==> flow/design.v <==
module display_ct (
	input clk,
	input [15:0] four_hex,
	input [3:0] valid,		 
	output reg [0:3] dig,	 
	output reg [0:14] seg	 
);	
	reg [1:0] state, state_next;
	parameter 	BCD0 = 15'b0000_0011_1100111,
					BCD1 = 15'b1001_1111_1111111,
					BCD2 = 15'b0010_0100_1111111,
					BCD3 = 15'b0000_1100_1111111,
					BCD4 = 15'b1001_1000_1111111,
					BCD5 = 15'b0100_1000_1111111,
					BCD6 = 15'b0100_0000_1111111,
					BCD7 = 15'b0001_1111_1111111,
					BCD8 = 15'b0000_0000_1111111,
					BCD9 = 15'b0000_1000_1111111,
					BCDA = 15'b0001_0000_1111111,
					BCDB = 15'b0000_1110_1011011,
					BCDC = 15'b0110_0011_1111111,
					BCDD = 15'b0000_1111_1011011,
					BCDE = 15'b0110_0000_1111111,
					BCDF = 15'b0111_0000_1111111,	
					DARK = 15'b1111_1111_1111111;
	parameter	STATE_DIGIT0 = 2'd0,
					STATE_DIGIT1 = 2'd1,
					STATE_DIGIT2 = 2'd2,
					STATE_DIGIT3 = 2'd3;
	always @ (posedge clk) begin
		state <= state_next;
	end
	always@(*) begin
		case(state)
			STATE_DIGIT0:	state_next = STATE_DIGIT1;
			STATE_DIGIT1:	state_next = STATE_DIGIT2;					
			STATE_DIGIT2: 	state_next = STATE_DIGIT3;				
			STATE_DIGIT3: 	state_next = STATE_DIGIT0;							
			default: 		state_next = STATE_DIGIT0;
		endcase
	end
	always@(*) begin
		case(state)
			STATE_DIGIT0:	dig = 4'b1110;
			STATE_DIGIT1:	dig = 4'b1101;		
			STATE_DIGIT2: 	dig = 4'b1011;		
			STATE_DIGIT3: 	dig = 4'b0111;					
			default: 		dig = 4'b1111;	
		endcase
	end
	always@(*) begin
		if (valid[state] == 1'b1) begin
			case (four_hex[(state*4)+:4])
				4'h0: seg = BCD0;
				4'h1: seg = BCD1;
				4'h2: seg = BCD2;
				4'h3: seg = BCD3;
				4'h4: seg = BCD4;
				4'h5: seg = BCD5;
				4'h6: seg = BCD6;
				4'h7: seg = BCD7;
				4'h8: seg = BCD8;
				4'h9: seg = BCD9;
				4'hA: seg = BCDA;
				4'hB: seg = BCDB;
				4'hC: seg = BCDC;
				4'hD: seg = BCDD;
				4'hE: seg = BCDE;
				4'hF: seg = BCDF;
				default:	seg = DARK;
			endcase
		end else begin
			seg = DARK;
		end
	end
endmodule
======== From RTL to reports: display_ct ========
What the tools print for display_ct, step after step.
Lines are those of the file above, counted from 1.
Operators carry their Yosys type and port widths (W data, S select, Z words).
Library cell names are shortened.
A cell with -- has no value.
inputs
  design top .............................. display_ct
  clock input ............................. clk
  cell library ............................ sky130hd
  corner .................................. tt_025C_1v80

======== After elaboration ========
Yosys after proc, flatten, opt, wreduce and memory -nomap, before mapping. Enables and synchronous resets that opt folds into registers are not counted as muxes. Memory bits, and registers merged into a memory's read port (data or address), are not among the register bits. Print and check cells are not counted. Equal cells are merged and count once.
Yosys's memory passes give these memory sizes; they may raise the number of words (mostly to a power of two), join words into wider ones and drop unused or constant bits.
cells by class
  eq/ne operators ......................... 3
  muxes and demuxes ....................... 3
  reductions and logical operators ........ 1
  shift operators ......................... 2
operator list
  operator              number
  $shiftx A16 B5 Y4     1
  $pmux W4 S4           1
  $mux W15              1
  $pmux W2 S4           1
  $eq A2 B2 Y1 const B  2
  $shiftx A4 B2 Y1      1
  $eq A2 B1 Y1 const B  1
  $logic_not A2 Y1      1
word-level totals
  memory cells ............................ 1
  cells after elaboration ................. 11
  output and inout bits ................... 19
  register bits ........................... 2
  input bits .............................. 21
  ROM bits ................................ 192
memory list
  memory            words  bits a word  read ports  wr ports  line  text
  (name not given)  16     12           1           0         53    case (four_hex[(state*4)+:4])

======== Longest topological paths ========
Longest topological path by Yosys (ltp), each cell counted once; first at word level (registers and memories cut), then after technology mapping (sequential cells cut; the memories' decode and read muxes count).
depth
  depth after elaboration ................. 2
  ABC_AREA ................................ 0
  gate-level depth with buffers ........... 8
  mapped depth without buffers ............ 7

======== After synthesis ========
Yosys stat after the flow's synthesis: flattened, memories mapped to cells. It holds for the ABC_AREA given above (unset counts as 0); a run with the other value may have another netlist.
Totals and module areas in this step are rounded.
cell types
  type       number  area in all (sq um)
  ha_1       13      162.656
  mux4_2     3       67.565
  mux4_1     2       52.55
  buf_4      6       45.043
  dfxtp_1    2       40.038
  inv_1      9       33.782
  buf_6      2       22.522
  nand2_1    6       22.522
  mux2i_1    2       20.019
  o211a_1    2       20.019
  mux2_4     1       15.014
  o21ai_1    3       15.014
  o211ai_2   1       12.512
  nand3_1    2       10.01
  o2bb2ai_1  1       8.758
  xor2_1     1       8.758
  a211oi_1   1       7.507
  and2b_1    1       7.507
Not listed: further types 8, cells in them 9.
mapped netlist
  area of sequential cells ................ 40.0 sq um
  synthesis area .......................... 623.1 sq um
  buffers ................................. 8
  flip-flops .............................. 2
  cells in the netlist .................... 67

======== Worst setup path after synthesis ========
OpenSTA on the mapped netlist: ideal clock, no wires. The path of least setup slack (recovery checks aside). Input and output delay are each 20% of the period. Register names are those of the netlist, which keeps one name where synthesis merged equal registers.
path post-synthesis
  path kind ............................... register to output
  start ................................... register state[0]
  end ..................................... output port seg[3]
  period .................................. 2.49 ns
  path buffers ............................ 1
  arrival ................................. 1.957 ns
  stages .................................. 7
  launch time at the first pin ............ 0.000 ns
  delay of the path ....................... 1.957 ns
  output delay ............................ 0.498 ns
  data required time ...................... 1.992 ns
  path slack .............................. 0.035 ns
  synthesis period reached ................ 2.455 ns
"delay of the path" is the arrival time less input delay plus setup time.
A path that ends at an output port has no setup time.
"stages": output pins that drive a net of the path, with the launching flip-flop's if there is one; two outputs of one cell count as two.
"synthesis period reached" is the clock period less the worst setup slack; recovery checks do not enter. This is arithmetic on one report: input and output delays are still those of the set period (20% each).
Between the ends stands the longest chain of elaborated cells between them, by number of cells; it is not shown to be the way that was timed. Of several equally long chains one is given.
Each line given opens the expression or statement behind the cell; cells for indexed reads and writes are added by Yosys, which also makes memories of some case tables.
A memory read counts as a cell of the chain, while the word-level depth stops at memories.
on the way, post-synthesis
  cells stage by stage .................... dfxtp_1 -> buf_6 -> mux4_1 -> inv_1 -> ha_1 -> o211a_1 -> o21ai_1
  length of the longest elaborated chain .. 3
  elaborated cells on any way between the ends .. 4
  RTL lines with such cells ............... 2
  those cells by class .................... shift (2); mux (1); memory (1)
ends and longest elaborated chain, post-synthesis
  element            line  text
  start, declared    8     reg [1:0] state, state_next;
  start, assigned    31    state <= state_next;
  $shiftx A16 B5 Y4  53    case (four_hex[(state*4)+:4])
  $mem_v2 Z16 W12    53
  $mux W15           52    if (valid[state] == 1'b1) begin
  end, declared      6     output reg [0:14] seg

======== Worst path after layout ========
From the final timing report of flow run A: the path of least setup slack in the routed layout; clock arrival at registers is part of the times.
path after layout
  path kind ............................... input to output
  start ................................... input port four_hex[8]
  end ..................................... output port seg[3]
  arrival ................................. 2.93 ns
  stages .................................. 7
  path slack .............................. 1.09 ns
  period .................................. 5.03 ns
  output delay ............................ 1.01 ns
  input delay ............................. 1.01 ns
  data required time ...................... 4.02 ns
  launch time at the first pin ............ 1.01 ns
  path buffers ............................ 2
Between the ends stands the longest chain of elaborated cells between them, by number of cells; it is not shown to be the way that was timed. Of several equally long chains one is given.
A memory read counts as a cell of the chain, while the word-level depth stops at memories.
on the way, after layout
  cells stage by stage .................... clkdlybuf4s50_1 -> mux4_2 -> ha_2 -> and2b_1 -> a211oi_1 -> o21ai_1 -> dlygate4sd2_1
  length of the longest elaborated chain .. 3
  elaborated cells on any way between the ends .. 3
  RTL lines with such cells ............... 2
  those cells by class .................... shift (1); mux (1); memory (1)
ends and longest elaborated chain, after layout
  element            line  text
  start, declared    3     input [15:0] four_hex,
  $shiftx A16 B5 Y4  53    case (four_hex[(state*4)+:4])
  $mem_v2 Z16 W12    53
  $mux W15           52    if (valid[state] == 1'b1) begin
  end, declared      6     output reg [0:14] seg

==> results <==
Below are 2 stored runs of the flow (Yosys, OpenROAD; platform sky130hd) on display_ct, each with its settings and what was measured, unordered. Constraints: input delay and output delay 20% of the set period each, output load 0.01 pF.
"achieved period" means the clock period less the worst setup slack. The figure is calculated, with input and output delays left at 20% of the set period.
By "allowed time less slack (worst setup path)" is meant the share of the clock period that the worst setup path is allowed (20% is reserved at inputs, 20% at outputs), minus its slack. Clock arrival times at its registers enter into it.
By "total design power" is meant OpenSTA's value without simulated activity: inputs other than the clock are taken to toggle once in ten clock periods, and the tool carries that through the logic.
Values from the reports are rounded here.

======== flow run A ========
==> flow/run.sh <==
#!/bin/bash
# the make line also repeats the synthesis and layout settings of config.mk as NAME=value (left out here)
make -C /OpenROAD-flow-scripts/flow DESIGN_CONFIG=/design/flow/config.mk WORK_HOME=/design/flow/orfs CLKGATE_MAP_FILE= finish
==> flow/config.mk <==
export PLATFORM = sky130hd
export DESIGN_NAME = display_ct
export DESIGN_NICKNAME = display_ct
export VERILOG_FILES = /design/flow/design.v
export SDC_FILE = /design/flow/constraint.sdc
export NUM_CORES = 4
export LEC_CHECK = 0
export CAP_MARGIN = 20
export CORE_MARGIN = 2
export CORE_UTILIZATION = 46
export CTS_CLUSTER_DIAMETER = 207
export PLACE_DENSITY_LB_ADDON = 0.1
export SETUP_SLACK_MARGIN = 1.1
export SLEW_MARGIN = 20
==> flow/constraint.sdc <==
create_clock -name core_clock -period 5.03 [get_ports {clk}]
set_input_delay 1.0060 -clock core_clock [delete_from_list [all_inputs] [get_ports {clk}]]
set_output_delay 1.0060 -clock core_clock [all_outputs]
set_load 0.01 [all_outputs]

-------- measured, flow run A --------
  cell area after synthesis ............... 623.1 sq um
  die footprint ........................... 1,665 sq um
  standard-cell area after layout ......... 1,020 sq um
  post-layout utilization ................. 0.794
  setup slack of the worst path ........... 1.089 ns
  summed negative setup slack ............. 0.000 ns
  worst-case hold slack ................... 0.677 ns
  total design power ...................... 109 µW
  achieved period ......................... 3.941 ns
  allowed time less slack (worst setup path) .. 1.93 ns
  worst setup path type ................... input to output

======== flow run B ========
==> flow/run.sh <==
#!/bin/bash
# the make line also repeats the synthesis and layout settings of config.mk as NAME=value (left out here)
make -C /OpenROAD-flow-scripts/flow DESIGN_CONFIG=/design/flow/config.mk WORK_HOME=/design/flow/orfs CLKGATE_MAP_FILE= finish
==> flow/config.mk <==
export PLATFORM = sky130hd
export DESIGN_NAME = display_ct
export DESIGN_NICKNAME = display_ct
export VERILOG_FILES = /design/flow/design.v
export SDC_FILE = /design/flow/constraint.sdc
export NUM_CORES = 4
export LEC_CHECK = 0
export CAP_MARGIN = 20
export CORE_MARGIN = 2
export CORE_UTILIZATION = 40
export SETUP_SLACK_MARGIN = 0.23
export SLEW_MARGIN = 20
==> flow/constraint.sdc <==
create_clock -name core_clock -period 2.98 [get_ports {clk}]
set_input_delay 0.5960 -clock core_clock [delete_from_list [all_inputs] [get_ports {clk}]]
set_output_delay 0.5960 -clock core_clock [all_outputs]
set_load 0.01 [all_outputs]

-------- measured, flow run B --------
  cell area after synthesis ............... 623.1 sq um
  die footprint ........................... 1,890 sq um
  standard-cell area after layout ......... 1,174 sq um
  post-layout utilization ................. 0.788
  setup slack of the worst path ........... 0.263 ns
  summed negative setup slack ............. 0.000 ns
  worst-case hold slack ................... 0.747 ns
  total design power ...................... 206.3 µW
  achieved period ......................... 2.717 ns
  allowed time less slack (worst setup path) .. 1.53 ns
  worst setup path type ................... input to output
